==> flow/design.v <==
module add #( 
    parameter BIT_WIDTH = 12,
    parameter BIAS_WIDTH = 12,
    parameter ACC_WIDTH = 17  
)(
    input clk,
    input rst_n,
    input in_enable,
    input new_bias,
    input signed [BIT_WIDTH-1:0] x_in,
    input signed [BIAS_WIDTH-1:0] bias_in,
    output signed [BIT_WIDTH-1:0] y_out_relu
);
reg signed [ACC_WIDTH-1:0] acc;
wire signed [BIT_WIDTH-1:0] y_out;
always @(posedge clk or negedge rst_n) begin
    if (!rst_n) begin
        acc <= 'b0;
    end
    else if (in_enable == 1'b1) begin
        if (new_bias == 1) begin
            acc <= x_in + bias_in;
        end
        else begin
            acc <= x_in + acc;
        end
    end
end
assign y_out = (|acc[ACC_WIDTH-1:BIT_WIDTH-1] == 1) ? 12'h7FF : acc[BIT_WIDTH-1:0];
assign y_out_relu = (acc[ACC_WIDTH-1]==0)? y_out : 0 ;  
endmodule
# Step by step through the tools: add
# The steps from the RTL of add to its reports follow in flow order.
# Lines are those of the file above, counted from 1.
# Cell names lack the library's common part.
setup:
  top: "add"
  clk_port: "clk"
  lib: "sky130hd"
  lib_corner: "tt_025C_1v80"

# Elaborated design
# Source: Yosys, flattened and elaborated, memories not mapped. Widths are those after wreduce; folded enables and synchronous resets count as part of the registers. Registers that Yosys merges into a memory's read port (data or address) are not register bits. Print and check cells do not count. Equal cells are merged and count once.
word_totals:
  regBits: 17
  inputBits: 28
  out_inout_bits: 12
  wordCells: 8
op_classes:
  addsub: 2
  n_eq: 1
  mux: 3
  n_reduce_logical: 1
op_table:
  columns: ["cell", "n"]
  rows:
  - ["two-way mux 12 bit", 2]
  - ["adder 12 x 17 -> 17 bit", 1]
  - ["two-way mux 17 bit", 1]
  - ["adder 12 x 12 -> 13 bit", 1]
  - ["OR reduction 6 bit", 1]
  - ["== test 1 bit with constant B", 1]

# Depth
# Longest topological path by Yosys (ltp), each cell counted once; first at word level (registers and memories cut), then after technology mapping (sequential cells cut; the memories' decode and read muxes count).
logic_depth:
  word_depth: 4
  abc_area: 0
  mapped_depth: 9
  mapped_depth_nobuf: 9

# Mapped cells and area
# Source: synth_stat.txt of the flow (Yosys; design flattened, memories mapped). It holds for the ABC_AREA given above (unset counts as 0); a run with the other value may have another netlist.
# The area totals of this step are shown rounded.
by_type:
  columns: ["cell", "n", "area_total_um2"]
  rows:
  - ["dfrtp_1", 17, 425.408]
  - ["ha_1", 28, 350.336]
  - ["nor2_1", 43, 161.405]
  - ["a21oi_1", 31, 155.149]
  - ["xnor2_1", 11, 96.342]
  - ["xor2_1", 11, 96.342]
  - ["o21ai_0", 18, 90.086]
  - ["a21o_1", 9, 67.565]
  - ["nand2_1", 18, 67.565]
  - ["mux2i_1", 5, 50.048]
  - ["fa_1", 2, 40.038]
  - ["o21a_1", 5, 37.536]
  - ["nand2b_1", 5, 31.28]
  - ["o211ai_1", 4, 30.029]
  - ["nor2b_1", 4, 25.024]
  - ["clkbuf_1", 6, 22.522]
  - ["nor3_1", 4, 20.019]
  - ["a21oi_2", 2, 17.517]
# Not listed: further types 32, cells in them 41.
synth_totals:
  stdcells: 264
  synth_area_um2: 2100
  sequential_area_um2: 430
  ff_cells: 17
  n_buf: 8

# Worst setup path after synthesis
# OpenSTA on the mapped netlist: ideal clock, no wires. The path of least setup slack (recovery checks aside). Input and output delay are each 20% of the period. Register names are those of the netlist, which keeps one name where synthesis merged equal registers.
synth_path:
  path_type: "input to register"
  start: "input port x_in[0]"
  end: "register acc[16]"
  clock_period_ns: 2.99
  input_delay_ns: 0.598
  setup_time_ns: 0.120
  launch_ns: 0.598
  arrival_ns: 2.456
  required_ns: 2.870
  setup_slack_ns: 0.414
  delay_ns: 1.978
  stages: 9
  n_path_buf: 0
  period_less_setup_slack_ns: 2.576
# "delay_ns" = arrival - input delay + setup time.
# "stages": output pins that drive a net of the path, with the launching flip-flop's if there is one; two outputs of one cell count as two.
# "period_less_setup_slack_ns" is the clock period less the worst setup slack; recovery checks do not enter. This is arithmetic on one report: input and output delays are still those of the set period (20% each).
# The rows between start and end are the longest chain of elaborated cells between them; the timing report does not say that the signal goes this way. Where chains are equally long, one stands for them.
# Each line given opens the expression or statement behind the cell; cells for indexed reads and writes are added by Yosys, which also makes memories of some case tables.
# At most two assigning lines are given for a register; there are more.
synth_via:
  cell_sequence: "ha_1 > fa_1 > a211oi_1 > o211ai_1 > a21oi_2 > a2111oi_0 > a311oi_1 > mux2i_1 > nor2_1"
  elab_chain_cells: 2
  cone_cells: 3
  cone_lines: 3
  cone_classes: "add/sub (2); mux (1)"
synth_lines:
  columns: ["item", "line", "rtl"]
  rows:
  - ["start, declared", 10, "input signed [BIT_WIDTH-1:0] x_in,"]
  - ["adder 12 x 17 -> 17 bit", 25, "acc <= x_in + acc;"]
  - ["two-way mux 17 bit", 21, "if (new_bias == 1) begin"]
  - ["end, assigned", 22, "acc <= x_in + bias_in;"]
  - ["end, assigned", 25, null]
  - ["end, declared", 14, "reg signed [ACC_WIDTH-1:0] acc;"]

# Timing after layout
# Path of least setup slack in the final report of job 1 (OpenROAD, finished layout, wires in). Where an end is a register, its clock arrival counts in the times.
layout_path:
  path_type: "input to register"
  start: "input port x_in[0]"
  end: "register acc[16]"
  clock_period_ns: 2.79
  input_delay_ns: 0.56
  setup_time_ns: 0.11
  launch_ns: 0.56
  arrival_ns: 2.99
  required_ns: 2.94
  setup_slack_ns: -0.05
  stages: 10
  n_path_buf: 1
# The rows between start and end are the longest chain of elaborated cells between them; the timing report does not say that the signal goes this way. Where chains are equally long, one stands for them.
# At most two assigning lines are given for a register; there are more.
layout_via:
  cell_sequence: "clkdlybuf4s50_1 > ha_2 > fa_2 > a211oi_2 > o211ai_1 > a21oi_2 > a2111oi_1 > a311oi_1 > mux2i_1 > nor2_1"
  elab_chain_cells: 2
  cone_cells: 3
  cone_lines: 3
  cone_classes: "add/sub (2); mux (1)"
layout_lines:
  columns: ["item", "line", "rtl"]
  rows:
  - ["start, declared", 10, "input signed [BIT_WIDTH-1:0] x_in,"]
  - ["adder 12 x 17 -> 17 bit", 25, "acc <= x_in + acc;"]
  - ["two-way mux 17 bit", 21, "if (new_bias == 1) begin"]
  - ["end, assigned", 22, "acc <= x_in + bias_in;"]
  - ["end, assigned", 25, null]
  - ["end, declared", 14, "reg signed [ACC_WIDTH-1:0] acc;"]

Measured results for add: 2 stored runs of the Yosys and OpenROAD flow on sky130hd. The settings differ; the order carries no meaning. The constraints put input and output delay at 20% of the set period each and load the outputs with 0.01 pF.
"achieved_clock_period_ns": clock period set for the run, less the worst setup slack. It is reckoned from that one timing run; input and output delays stay at 20% of the period that was set.
"worstPathTime_ns" = time allowed to the worst setup path (clock period - input delay - output delay, where it has them) - its slack; a late launch clock adds to it, a late capture clock takes from it.
"design_power_uw" is the tool's figure for a default switching activity; nothing was simulated.
Measured values are rounded.

--- job 1 ---
==> flow/run.sh <==
#!/bin/bash
# the make line also repeats the synthesis and layout settings of config.mk as NAME=value (left out here)
make -C /OpenROAD-flow-scripts/flow DESIGN_CONFIG=/design/flow/config.mk WORK_HOME=/design/flow/orfs CLKGATE_MAP_FILE= finish
==> flow/config.mk <==
export PLATFORM = sky130hd
export DESIGN_NAME = add
export DESIGN_NICKNAME = add
export VERILOG_FILES = /design/flow/design.v
export SDC_FILE = /design/flow/constraint.sdc
export NUM_CORES = 4
export LEC_CHECK = 0
export ABC_AREA = 0
export CAP_MARGIN = 25
export CORE_ASPECT_RATIO = 0.66
export CORE_MARGIN = 2
export CORE_UTILIZATION = 62
export CTS_CLUSTER_SIZE = 38
export GPL_ROUTABILITY_DRIVEN = 1
export GPL_TIMING_DRIVEN = 0
export MAX_ROUTING_LAYER = met4
export MIN_ROUTING_LAYER = met1
export PLACE_DENSITY_LB_ADDON = 0.05
export SETUP_SLACK_MARGIN = -0.16
export SLEW_MARGIN = 20
export TNS_END_PERCENT = 100
==> flow/constraint.sdc <==
create_clock -name core_clock -period 2.79 [get_ports {clk}]
set_input_delay 0.5580 -clock core_clock [delete_from_list [all_inputs] [get_ports {clk}]]
set_output_delay 0.5580 -clock core_clock [all_outputs]
set_load 0.01 [all_outputs]

==> results, as YAML <==
results:
  synthesis_area_um2: 2100
  die_um2: 3900
  stdcell_area_um2: 2600
  utilization_pct: 80
  ws_setup_ns: -0.048
  timing.setup.tns_ns: -0.048
  design_power_uw: 1900
  achieved_clock_period_ns: 2.838
  worstPathTime_ns: 2.28
  worstPathKind: "input to register"

--- job 2 ---
==> flow/run.sh <==
#!/bin/bash
# the make line also repeats the synthesis and layout settings of config.mk as NAME=value (left out here)
make -C /OpenROAD-flow-scripts/flow DESIGN_CONFIG=/design/flow/config.mk WORK_HOME=/design/flow/orfs CLKGATE_MAP_FILE= finish
==> flow/config.mk <==
export PLATFORM = sky130hd
export DESIGN_NAME = add
export DESIGN_NICKNAME = add
export VERILOG_FILES = /design/flow/design.v
export SDC_FILE = /design/flow/constraint.sdc
export NUM_CORES = 4
export LEC_CHECK = 0
export CAP_MARGIN = 5
export CORE_MARGIN = 2
export CORE_UTILIZATION = 60
export CTS_CLUSTER_DIAMETER = 179
export CTS_CLUSTER_SIZE = 20
export GPL_TIMING_DRIVEN = 0
export PLACE_DENSITY = 0.64
export SETUP_SLACK_MARGIN = -0.11
export SLEW_MARGIN = 20
==> flow/constraint.sdc <==
create_clock -name core_clock -period 1.97 [get_ports {clk}]
set_input_delay 0.3940 -clock core_clock [delete_from_list [all_inputs] [get_ports {clk}]]
set_output_delay 0.3940 -clock core_clock [all_outputs]
set_load 0.01 [all_outputs]

==> results, as YAML <==
results:
  synthesis_area_um2: 2100
  die_um2: 4000
  stdcell_area_um2: 3100
  utilization_pct: 92
  ws_setup_ns: -0.47
  timing.setup.tns_ns: -5.7
  design_power_uw: 3200
  achieved_clock_period_ns: 2.442
  worstPathTime_ns: 2.44
  worstPathKind: "register to register"
